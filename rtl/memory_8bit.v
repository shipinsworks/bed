==> flow/design.v <==
`default_nettype none
  module memory_8bit #(
		       parameter integer C_S_AXI_ADDR_WIDTH = 32,
		       parameter integer C_MEMORY_SIZE = 512     
		       )(
			 input wire 			     clk,
			 input wire [C_S_AXI_ADDR_WIDTH-1:0] waddr,
			 input wire [7:0] 		     write_data,
		         input wire 			     write_enable,
			 input wire 			     byte_enable,
			 input wire [C_S_AXI_ADDR_WIDTH-1:0] raddr,
			 output wire [7:0] 		     read_data
			 );
   function integer log2;
      input integer 					     addr;
      begin
	 addr = addr - 1;
	 for (log2=0; addr>0; log2=log2+1)
	   addr = addr >> 1;
      end
   endfunction
   reg        [7:0]    mem    [0:C_MEMORY_SIZE-1];
   wire [log2(C_MEMORY_SIZE)-1:0] mem_waddr;
   wire [log2(C_MEMORY_SIZE)-1:0] mem_raddr;
   integer 			  i;
   initial begin
      for (i=0; i < C_MEMORY_SIZE; i=i+1) begin
	 mem[i] = 8'd0;
      end
   end
   assign mem_waddr = waddr[(log2(C_MEMORY_SIZE)+log2((C_S_AXI_ADDR_WIDTH/8)))-1:log2((C_S_AXI_ADDR_WIDTH/8))];
   assign mem_raddr = raddr[(log2(C_MEMORY_SIZE)+log2((C_S_AXI_ADDR_WIDTH/8)))-1:log2((C_S_AXI_ADDR_WIDTH/8))];
   always @(posedge clk) begin
      if (write_enable & byte_enable)
	mem[mem_waddr] <= write_data;
   end
   assign read_data = mem[mem_raddr];
endmodule
`default_nettype wire
# Step by step through the tools: memory_8bit
# Tool output for the design above, in the order of the flow.
# Lines are those of the file above, counted from 1.
# Operators: Yosys type, input widths -> output width; for muxes data width and select width s.
# Cell names lack the library's common part.
# The mark -- stands for no value.
# inputs
top	memory_8bit
clock_port	clk
lib	sky130hd
pvt_corner	tt_025C_1v80

# Word level
# Source: Yosys, flattened and elaborated, memories not mapped. Widths are those after wreduce; folded enables and synchronous resets count as part of the registers. Registers that Yosys merges into a memory's read port (data or address) are not register bits. Print and check cells do not count. Equal cells are merged and count once.
# Memory sizes are those after Yosys's memory passes, which may raise the word count (mostly to a power of two), join words into wider ones and drop unused or constant bits.
# classes
n_mux	3
n_logic	1
# ops
cell	count
$mux 9	1
$mux 8	1
$and 1x1->1	1
$mux 1	1
# bits
input_bits	75
n_memories	1
mem_bits_rw	4096
register_bits	0
elab_cells	5
# mem_list
name	size	word_bits	rd	wr	line	rtl
mem	512	8	1	1	22	reg        [7:0]    mem    [0:C_MEMORY_SIZE-1];

# Logic depth
# Depth = most cells in a row (Yosys ltp): at word level without a register or memory, in the mapped netlist without a sequential cell, where the memories' decode and read muxes count.
# logic_depth
word_depth	2
ABC_AREA	1
mapped_depth	15
ltp_nobuf	11

# Netlist
# The flow's flattened synthesis, as Yosys stat reports it; memories are mapped. The netlist is that of the ABC_AREA named above (0 if unset); the other value can give another one.
# by_type
type	count	type_area_um2
edfxtp_1	4096	1.23E+05
nand3_1	4080	2.04E+04
nand2_1	4157	1.56E+04
buf_2	534	2.67E+03
nor2_1	520	1.95E+03
buf_4	122	915.878
clkbuf_1	160	600.576
buf_6	43	484.214
buf_1	119	446.678
buf_8	4	60.058
inv_1	15	56.304
nor3_1	10	50.048
buf_12	1	20.019
inv_4	2	12.512
clkbuf_4	1	7.507
inv_2	2	7.507
# mapped
buffers	984
stdcells	13866
mapped_area_um2	166307.0
ffs	4096

# Path before layout
# Path of least setup slack by OpenSTA after synthesis, without wires, with an ideal clock, recovery checks aside; 20% of the period is set as input and as output delay. Where synthesis merged equal registers, the netlist keeps one of their names.
# synth_timing
kind	input to output
start	input port raddr[2]
end	output port read_data[1]
path_slack_ns	2.913
launch_ns	1.418
path_delay_ns	1.341
clock_period_ns	7.09
driving_pins	15
path_buffers	4
out_delay_ns	1.418
arrival_ns	2.759
synth_period_reached_ns	4.177
# "path_delay_ns" is the arrival time less input delay plus setup time.
# A path that ends at an output port has no setup time.
# "driving_pins" counts driving pins, that of a launching flip-flop among them; a cell with two outputs on the path counts twice.
# "synth_period_reached_ns" = period - worst setup slack (recovery checks aside). The figure is calculated, with input and output delays left at 20% of the set period.
# The rows between start and end are the longest chain of elaborated cells between them; the timing report does not say that the signal goes this way. Where chains are equally long, one stands for them.
# Each line given opens the expression or statement behind the cell; cells for indexed reads and writes are added by Yosys, which also makes memories of some case tables.
# A memory read counts as a cell of the chain, while the word-level depth stops at memories.
# synth_via
path_cell_list	buf_4 -> inv_4 -> buf_6 -> buf_4 -> clkbuf_4 -> nand2_1 -> nand3_1 -> nand3_1 -> nand3_1 -> nand3_1 -> nand3_1 -> nand3_1 -> nand3_1 -> nand3_1 -> nand2_1
elab_chain_cells	1
cone_cells	1
lines_between	1
cone_classes	memory (1)
# synth_lines
item	line	rtl
start, declared	11	input wire [C_S_AXI_ADDR_WIDTH-1:0] raddr,
$mem_v2 512x8	22	reg        [7:0]    mem    [0:C_MEMORY_SIZE-1];
end, declared	12	output wire [7:0] read_data

# Worst path after layout
# Path of least setup slack in the final report of run A (OpenROAD, finished layout, wires in). Where an end is a register, its clock arrival counts in the times.
# layout_timing
kind	input to output
start	input port raddr[3]
end	output port read_data[4]
out_delay_ns	0.64
path_buffers	9
driving_pins	19
arrival_ns	2.96
path_slack_ns	-0.41
launch_ns	0.64
clock_period_ns	3.18
# The rows between start and end are the longest chain of elaborated cells between them; the timing report does not say that the signal goes this way. Where chains are equally long, one stands for them.
# A memory read counts as a cell of the chain, while the word-level depth stops at memories.
# layout_via
path_cell_list	buf_16 -> buf_12 -> clkinv_16 -> buf_12 -> buf_16 -> buf_16 -> buf_12 -> buf_4 -> nand3_1 -> nand3_1 -> nand3_2 -> nand3_2 -> nand3_2 -> nand3_2 -> nand3_2 -> nand3_2 -> buf_6 -> nand2_4 -> buf_6
elab_chain_cells	1
cone_cells	1
lines_between	1
cone_classes	memory (1)
# layout_lines
item	line	rtl
start, declared	11	input wire [C_S_AXI_ADDR_WIDTH-1:0] raddr,
$mem_v2 512x8	22	reg        [7:0]    mem    [0:C_MEMORY_SIZE-1];
end, declared	12	output wire [7:0] read_data

# Measured results for memory_8bit: 2 stored runs of the Yosys and OpenROAD flow on sky130hd. The settings differ; the order carries no meaning. The constraints put input and output delay at 20% of the set period each and load the outputs with 0.01 pF.
# "achieved_clock_period_ns" means the clock period less the worst setup slack. The figure is calculated, with input and output delays left at 20% of the set period.
# "worst_path_time_ns" is the time allowed to the run's worst setup path (the clock period less input and output delay, where it has them) less its slack. Clock arrival times count: a late capture clock shortens it, a late launch clock lengthens it.
# By "total_power_uw" is meant OpenSTA's value without simulated activity: inputs other than the clock are taken to toggle once in ten clock periods, and the tool carries that through the logic.
# A setting shown as . is not set for that run.
name,run A,run B
period_ns,3.18,3.51
CORE_UTILIZATION,58,40
SETUP_SLACK_MARGIN,-0.0,0.3
PLACE_DENSITY_LB_ADDON,0.1,.
CORE_ASPECT_RATIO,1.25,.
CORE_MARGIN,6,2
ABC_AREA,1,.
CTS_CLUSTER_SIZE,47,.
CAP_MARGIN,35,20
MIN_ROUTING_LAYER,met1,.
MAX_ROUTING_LAYER,met4,.
SLEW_MARGIN,20,20
final_cell_area_um2,203513.0,193798.0
achieved_clock_period_ns,3.595,4.633
ys_area_um2,166307.0,160028.5
hold_ws_ns,0.130,0.144
worst_path_time_ns,2.32,3.23
critical_path_kind,input to output,input to output
finish.utilization_pct,71.4,48.6
worstSetupSlack_ns,-0.415,-1.123
final_die_area_um2,299810.0,405145.0
total_power_uw,114303,102733
total_negative_slack_ns,-3.071,-7.560
